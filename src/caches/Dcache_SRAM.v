==> flow/design.v <==
module Dcache_SRAM(clk, rst, ren, wen, memWen, bytesAccess, blockAddr, dataIn, hit, dirtyBit, dataOut);
    input clk, rst;
    input ren, wen, memWen;
    input [((4)*(4))-1:0] bytesAccess;
    input [($clog2((64)))-1:0] blockAddr;
    input [(((4)*(4))*8)-1:0] dataIn;
    output wire hit;
    output reg dirtyBit;
    output reg [(((4)*(4))*8)-1:0] dataOut;
    reg [(2)-1:0]   valid_col  [((8)/(2))-1:0];
    reg [(2)-1:0]   dirty_col  [((8)/(2))-1:0];
    reg [(2)-1:0]   status_col [((8)/(2))-1:0]; 
    reg [(($clog2(((64)*((4)*(4)))))-($clog2(((8)/(2))))-($clog2(((4)*(4)))))-1:0]        tag_col    [((8)/(2))-1:0][(2)-1:0];
    reg [(((4)*(4))*8)-1:0] data_col   [((8)/(2))-1:0][(2)-1:0];
    wire [($clog2(((8)/(2))))-1:0] index;
    wire [(($clog2(((64)*((4)*(4)))))-($clog2(((8)/(2))))-($clog2(((4)*(4)))))-1:0] tag;
    assign index = blockAddr[($clog2(((8)/(2))))-1:0];
    assign tag   = blockAddr[(($clog2(((64)*((4)*(4)))))-($clog2(((8)/(2))))-($clog2(((4)*(4)))))+($clog2(((8)/(2))))-1:($clog2(((8)/(2))))];
    integer i, j;
    reg [(2)-1:0] hitReg;
    reg [(2)-1:0] blockToEvict;
    reg [(2)-1:0] mask;
    always @(ren or rst or memWen or wen or index or tag) begin
        dirtyBit = 1'b0;
        dataOut = {(((4)*(4))*8){1'b0}};
        hitReg = {(2){1'b0}};
        blockToEvict = {(2){1'b0}};
        if(rst && (ren || wen || memWen)) begin
            for(i=0; i<(2); i=i+1) begin
                hitReg[i] = (tag_col[index][i] == tag) && (valid_col[index][i] == 1'b1);
                if((&valid_col[index])==1'b0) begin
                    mask = {(2){1'b1}} >> ((2)-(i+1));
                    blockToEvict[i] = ((valid_col[index] & mask) == (2**i)-1);
                end else begin
                    mask = {(2){1'b1}} >> ((2)-(i+1));
                    blockToEvict[i] = ((status_col[index] & mask) == (2**i)-1);
                end
            end
            if(|hitReg) begin
                for(i=0; i<(2); i=i+1) begin
                    if(hitReg[j]) begin
                        dataOut = data_col[index][i];
                        dirtyBit = dirty_col[index][i];
                    end
                end
            end
            else begin
                for(i=0; i<(2); i=i+1) begin
                    if(blockToEvict[i]) begin
                        dataOut = data_col[index][i];
                        dirtyBit = dirty_col[index][i];
                    end
                end
            end
        end
    end
    assign hit = |hitReg;   
    wire [(2)-1:0] statusFullOne;
    assign statusFullOne = (~status_col[index]) & (~status_col[index]-1);
    always @(posedge clk or negedge rst) begin
        if(!rst) begin
            for(i=0; i<((8)/(2)); i=i+1) begin
                valid_col [i] <= {(2){1'b0}}; 
                status_col[i] <= {(2){1'b0}};  
                dirty_col [i] <= {(2){1'b0}};  
                for(j=0; j<(2); j=j+1) begin
                   tag_col [i][j] <= {(($clog2(((64)*((4)*(4)))))-($clog2(((8)/(2))))-($clog2(((4)*(4))))){1'b0}};  
                   data_col[i][j] <= {(((4)*(4))*8){1'b0}};
                end
            end
        end else begin
            if(ren) begin
                for(i=0; i<(2); i=i+1) begin
                    if(hitReg[i]) begin
                        status_col[index][i]  <= 1'b1; 
                        if(statusFullOne == {(2){1'b0}}) begin
                            for(j=0; j<(2); j=j+1) begin
                                if(j != i) begin
                                    status_col[index][j] <= 1'b0;
                                end
                            end
                        end
                    end
                end
            end else if(wen) begin  
                for(i=0; i<(2); i=i+1) begin
                    if(hitReg[i]) begin
                        dirty_col [index][i]  <= 1'b1;  
                        status_col[index][i]  <= 1'b1; 
                        if(statusFullOne == {(2){1'b0}}) begin
                            for(j=0; j<(2); j=j+1) begin
                                if(j != i) begin
                                    status_col[index][j] <= 1'b0;
                                end
                            end
                        end
                        for(j=0; j<((4)*(4)); j=j+1) begin
                            if(bytesAccess[j]) begin
                                data_col[index][i][(j*8)+:8] <= dataIn[(j*8)+:8];  
                            end
                        end
                    end
                end 
            end else if(memWen) begin 
                for(i=0; i<(2); i=i+1) begin
                    if(blockToEvict[i]) begin
                        valid_col [index][i] <= 1'b1; 
                        status_col[index][i] <= 1'b1;
                        dirty_col [index][i] <= 1'b0;
                        tag_col   [index][i] <= tag; 
                        data_col  [index][i] <= dataIn;
                        if(statusFullOne == {(2){1'b0}}) begin
                            for(j=0; j<(2); j=j+1) begin
                                if(j != i) begin
                                    status_col[index][j] <= 1'b0;
                                end
                            end
                        end
                    end
                end
            end  
        end
    end  
endmodule
# Tool chain data of Dcache_SRAM
# What the tools print for Dcache_SRAM, step after step.
# Line numbers count from 1 in the design file above.
# Library cell names are shortened.
# A cell with -- has no value.
[design]
top_module = "Dcache_SRAM"
clock = "clk"
library = "sky130hd"
corner = "tt_025C_1v80"

# Word level
# Source: Yosys, flattened and elaborated. Widths are those after wreduce. Registers that Yosys merges into a memory's read port (data or address) are not register bits. Print and check cells do not count. Equal cells are merged and count once.
[classes]
n_eq = 37
n_mux = 1280
logic = 4
n_addsub = 3
n_reduce_logical = 57
shift = 1
[op_table]
columns = ["op", "count"]
rows = [
  ["8-bit two-way mux", 1088],
  ["128-bit parallel mux with 8-bit select", 1],
  ["128-bit two-way mux", 5],
  ["128-bit parallel mux with 4-bit select", 1],
  ["32-bit two-way mux", 12],
  ["5-bit AND reduction", 36],
  ["1-bit two-way mux", 145],
  ["4-bit two-way mux", 18],
  ["32-bit logical NOT", 2],
  ["2-bit by 1-bit inequality test with 1-bit output (second input constant)", 18],
  ["2-bit by 32-bit variable part select with 1-bit output", 1],
  ["4-bit parallel mux with 8-bit select", 1],
  ["2-bit parallel mux with 4-bit select", 3],
  ["4-bit parallel mux with 4-bit select", 1],
  ["3-bit equality test (second input constant)", 4],
  ["2-bit two-way mux", 5],
  ["2-bit by 1-bit equality test with 1-bit output (second input constant)", 4],
  ["2-bit equality test (second input constant)", 4],
  ["4-bit equality test", 2],
  ["2-bit AND reduction", 3],
  ["2-bit nonzero test", 3],
  ["3-bit by 2-bit equality test with 1-bit output (second input constant)", 2],
  ["3-bit logical NOT", 2],
  ["2-bit logical NOT", 2],
  ["2-bit OR reduction", 2],
  ["4-bit by 2-bit inequality test with 1-bit output (second input constant)", 1],
  ["1-bit logical AND", 3],
  ["3-bit by 1-bit adder with 3-bit output (second input constant)", 1],
]
# Other operator kinds: 10; their cells: 12.
[word_totals]
elab_cells = 1539
out_inout_bits = 130
input_bits = 155
ff_bits = 1112

# Depth
# Yosys ltp: most cells in a row. Word level: on the elaborated netlist, between registers, memories and ports. Mapped: between sequential cells and ports; inverters and the memories' decode and read muxes count.
[logic_depth]
ltp_word = 18
ABC_AREA = 0
depth_mapped = 13
ltp_nobuf = 7

# Netlist
# Source: synth_stat.txt of the flow (Yosys; design flattened, memories mapped). It holds for the ABC_AREA given above (unset counts as 0); a run with the other value may have another netlist.
# The area totals of this step are shown rounded.
[synth_totals]
buf_cells = 133
sequential_area_um2 = 27000
synth_area_um2 = 49000
mapped_cells = 2996
ff_cells = 1083
[by_type]
columns = ["cell_type", "count", "type_area_um2"]
rows = [
  ["dfrtp_1", 1082, 2.71E+04],
  ["mux2_2", 1056, 1.19E+04],
  ["mux4_2", 266, 5.99E+03],
  ["a22o_1", 131, 1147.35],
  ["nor2_8", 30, 600.576],
  ["nor2_4", 35, 394.128],
  ["nor2_2", 47, 294.032],
  ["clkbuf_1", 74, 277.766],
  ["buf_2", 36, 180.173],
  ["buf_6", 14, 157.651],
  ["nor2_1", 36, 135.13],
  ["mux2i_1", 10, 100.096],
  ["a21oi_1", 19, 95.091],
  ["nand2_1", 22, 82.579],
  ["or2_2", 13, 81.328],
  ["xnor2_1", 8, 70.067],
  ["o21ai_0", 13, 65.062],
  ["or2_1", 10, 62.56],
]
# Other cell types: 40; their cells: 94.

# Worst setup path after synthesis
# OpenSTA on the mapped netlist: ideal clock, no wires. The path of least setup slack (recovery checks aside). Input and output delay are each 20% of the period. Register names are those of the netlist, which keeps one name where synthesis merged equal registers.
[synth_timing]
path_type = "input-to-output"
start = "input blockAddr[0]"
end = "output dataOut[117]"
required_time_ps = 3336
period_ps = 4170
t_first_pin_ps = 834
n_path_buf = 4
setup_slack_ps = 94
path_stages = 11
out_delay_ps = 834
path_delay_ps = 2408
arrival_ps = 3242
input_delay_ps = 834
period_less_setup_slack_ps = 4076
# "path_delay_ps" = arrival - input delay + setup time.
# A path that ends at an output port has no setup time.
# "path_stages": output pins that drive a net of the path, with the launching flip-flop's if there is one; two outputs of one cell count as two.
# "period_less_setup_slack_ps" = period - worst setup slack (recovery checks aside). The figure is calculated, with input and output delays left at 20% of the set period.
# The rows between start and end are the longest chain of elaborated cells between them; the timing report does not say that the signal goes this way. Where chains are equally long, one stands for them.
# Each line given opens the expression or statement behind the cell; cells for indexed reads and writes are added by Yosys, which also makes memories of some case tables.
[synth_between]
path_cell_list = "buf_6 > buf_6 > mux2i_1 > xnor2_1 > or3_1 > a211oi_1 > or2_2 > o211ai_1 > buf_2 > buf_2 > a22o_1"
elab_chain_cells = 13
cone_cells = 51
cone_classes = "add/sub: 2; eq/ne: 17; shift: 1; mux: 22; reduce/logical: 9"
[synth_lines]
columns = ["item", "line", "source"]
rows = [
  ["from (decl)", 5, "input [($clog2((64)))-1:0] blockAddr;"],
  ["2-bit equality test", 31, "if((&valid_col[index])==1'b0) begin"],
  ["2-bit parallel mux with 4-bit select", 31, ""],
  ["2-bit two-way mux", 28, "if(rst && (ren || wen || memWen)) begin"],
  ["2-bit AND reduction", 31, ""],
  ["2-bit two-way mux", 31, ""],
  ["2-bit two-way mux", 28, ""],
  ["32-bit logical NOT", 33, "blockToEvict[i] = ((valid_col[index] & mask) == (2**i)-1);"],
  ["1-bit two-way mux", 31, ""],
  ["1-bit two-way mux", 28, ""],
  ["128-bit two-way mux (2 in a row)", 49, "if(blockToEvict[i]) begin"],
  ["128-bit two-way mux", 39, "if(|hitReg) begin"],
  ["128-bit two-way mux", 28, ""],
  ["to (decl)", 9, "output reg [(((4)*(4))*8)-1:0] dataOut;"],
]

# Path in the finished layout
# From the final timing report of stored run 1: the path of least setup slack in the routed layout; clock arrival at registers is part of the times.
# The path's times are printed in steps of 10 ps; the period is the one set.
[layout_timing]
path_type = "reg-to-output"
start = "register tag_col"
end = "output dataOut[122]"
required_time_ps = 2940
period_ps = 3670
out_delay_ps = 730
arrival_ps = 3470
path_stages = 15
t_first_pin_ps = 700
setup_slack_ps = -540
n_path_buf = 7
# An end named without its bit number is one bit of that signal or, where synthesis recoded a state register, one of its new flip-flops.
# The rows between start and end are the longest chain of elaborated cells between them; the timing report does not say that the signal goes this way. Where chains are equally long, one stands for them.
[layout_between]
path_cell_list = "dfrtp_1 > mux4_2 > xnor2_2 > nand2_2 > a211oi_2 > or2_4 > buf_6 > nor2_4 > buf_6 > buf_12 > buf_12 > buf_16 > buf_6 > a22o_1 > buf_2"
elab_chain_cells = 8
cone_cells = 13
cone_lines = 4
cone_classes = "eq/ne: 2; shift: 1; mux: 7; reduce/logical: 3"
[layout_lines]
columns = ["item", "line", "source"]
rows = [
  ["from (decl)", 13, "reg [(($clog2(((64)*((4)*(4)))))-($clog2(((8)/(2))))-($clog2(((4)*(4)))))-1:0]        tag_col    [((8)/(2))-1: ..."],
  ["from (assign)", 67, "tag_col [i][j] <= {(($clog2(((64)*((4)*(4)))))-($clog2(((8)/(2))))-($clog2(((4)*(4))))){1'b0}};"],
  ["from (assign)", 110, "tag_col   [index][i] <= tag;"],
  ["4-bit parallel mux with 8-bit select", 30, "hitReg[i] = (tag_col[index][i] == tag) && (valid_col[index][i] == 1'b1);"],
  ["4-bit two-way mux", 28, "if(rst && (ren || wen || memWen)) begin"],
  ["4-bit equality test", 30, ""],
  ["1-bit logical AND", 30, ""],
  ["2-bit by 32-bit variable part select with 1-bit output", 41, "if(hitReg[j]) begin"],
  ["128-bit two-way mux", 41, ""],
  ["128-bit two-way mux", 39, "if(|hitReg) begin"],
  ["128-bit two-way mux", 28, ""],
  ["to (decl)", 9, "output reg [(((4)*(4))*8)-1:0] dataOut;"],
]

Ticket comment

Top module Dcache_SRAM; platform sky130hd; tools Yosys and OpenROAD; 2 stored runs in no particular order. Input and output delays are each 20% of the period that was set; the output load is 0.01 pF.
"achieved_period_ps" means the clock period less the worst setup slack. The figure is calculated, with input and output delays left at 20% of the set period.
"worstPathTime_ps" means the part of the period allowed to the worst setup path (the constraints hold back 20% at inputs and 20% at outputs) less its slack; where the path has registers, the arrival times of their clocks count too.
By "power.total_mw" is meant OpenSTA's value without simulated activity: inputs other than the clock are taken to toggle once in ten clock periods, and the tool carries that through the logic.
"worstPathTime_ps" is given in steps of 10 ps.
The measured numbers are rounded.

# stored run 1
==> flow/run.sh <==
#!/bin/bash
# the make line also repeats the synthesis and layout settings of config.mk as NAME=value (left out here)
make -C /OpenROAD-flow-scripts/flow DESIGN_CONFIG=/design/flow/config.mk WORK_HOME=/design/flow/orfs CLKGATE_MAP_FILE= finish
==> flow/config.mk <==
export PLATFORM = sky130hd
export DESIGN_NAME = Dcache_SRAM
export DESIGN_NICKNAME = Dcache_SRAM
export VERILOG_FILES = /design/flow/design.v
export SDC_FILE = /design/flow/constraint.sdc
export NUM_CORES = 4
export LEC_CHECK = 0
export CAP_MARGIN = 20
export CELL_PAD_IN_SITES_DETAIL_PLACEMENT = 1
export CORE_ASPECT_RATIO = 1.01
export CORE_MARGIN = 2
export CORE_UTILIZATION = 40
export CTS_CLUSTER_DIAMETER = 328
export GPL_ROUTABILITY_DRIVEN = 0
export PLACE_DENSITY_LB_ADDON = 0.19
export SLEW_MARGIN = 20
==> flow/constraint.sdc <==
create_clock -name core_clock -period 3.67 [get_ports {clk}]
set_input_delay 0.7340 -clock core_clock [delete_from_list [all_inputs] [get_ports {clk}]]
set_output_delay 0.7340 -clock core_clock [all_outputs]
set_load 0.01 [all_outputs]

==> stored run 1: results <==
synth_area_um2=49000
die_footprint_um2=130000
finalCellArea_um2=61000
utilization_pct=50
fin_ws_ps=-540
setup_tns_ps=-54000
power.total_mw=36
achieved_period_ps=4207
worstPathTime_ps=3470
path_kind="reg-to-output"

# stored run 2
==> flow/run.sh <==
#!/bin/bash
# the make line also repeats the synthesis and layout settings of config.mk as NAME=value (left out here)
make -C /OpenROAD-flow-scripts/flow DESIGN_CONFIG=/design/flow/config.mk WORK_HOME=/design/flow/orfs CLKGATE_MAP_FILE= finish
==> flow/config.mk <==
export PLATFORM = sky130hd
export DESIGN_NAME = Dcache_SRAM
export DESIGN_NICKNAME = Dcache_SRAM
export VERILOG_FILES = /design/flow/design.v
export SDC_FILE = /design/flow/constraint.sdc
export NUM_CORES = 4
export LEC_CHECK = 0
export ABC_AREA = 1
export CAP_MARGIN = 25
export CELL_PAD_IN_SITES_GLOBAL_PLACEMENT = 3
export CORE_MARGIN = 2
export CORE_UTILIZATION = 62
export GPL_ROUTABILITY_DRIVEN = 1
export MIN_ROUTING_LAYER = met2
export PLACE_DENSITY = 0.37
export SLEW_MARGIN = 35
export TNS_END_PERCENT = 25
==> flow/constraint.sdc <==
create_clock -name core_clock -period 2.69 [get_ports {clk}]
set_input_delay 0.5380 -clock core_clock [delete_from_list [all_inputs] [get_ports {clk}]]
set_output_delay 0.5380 -clock core_clock [all_outputs]
set_load 0.01 [all_outputs]

==> stored run 2: results <==
outcome="not finished: placement ended with error GPL-0301"
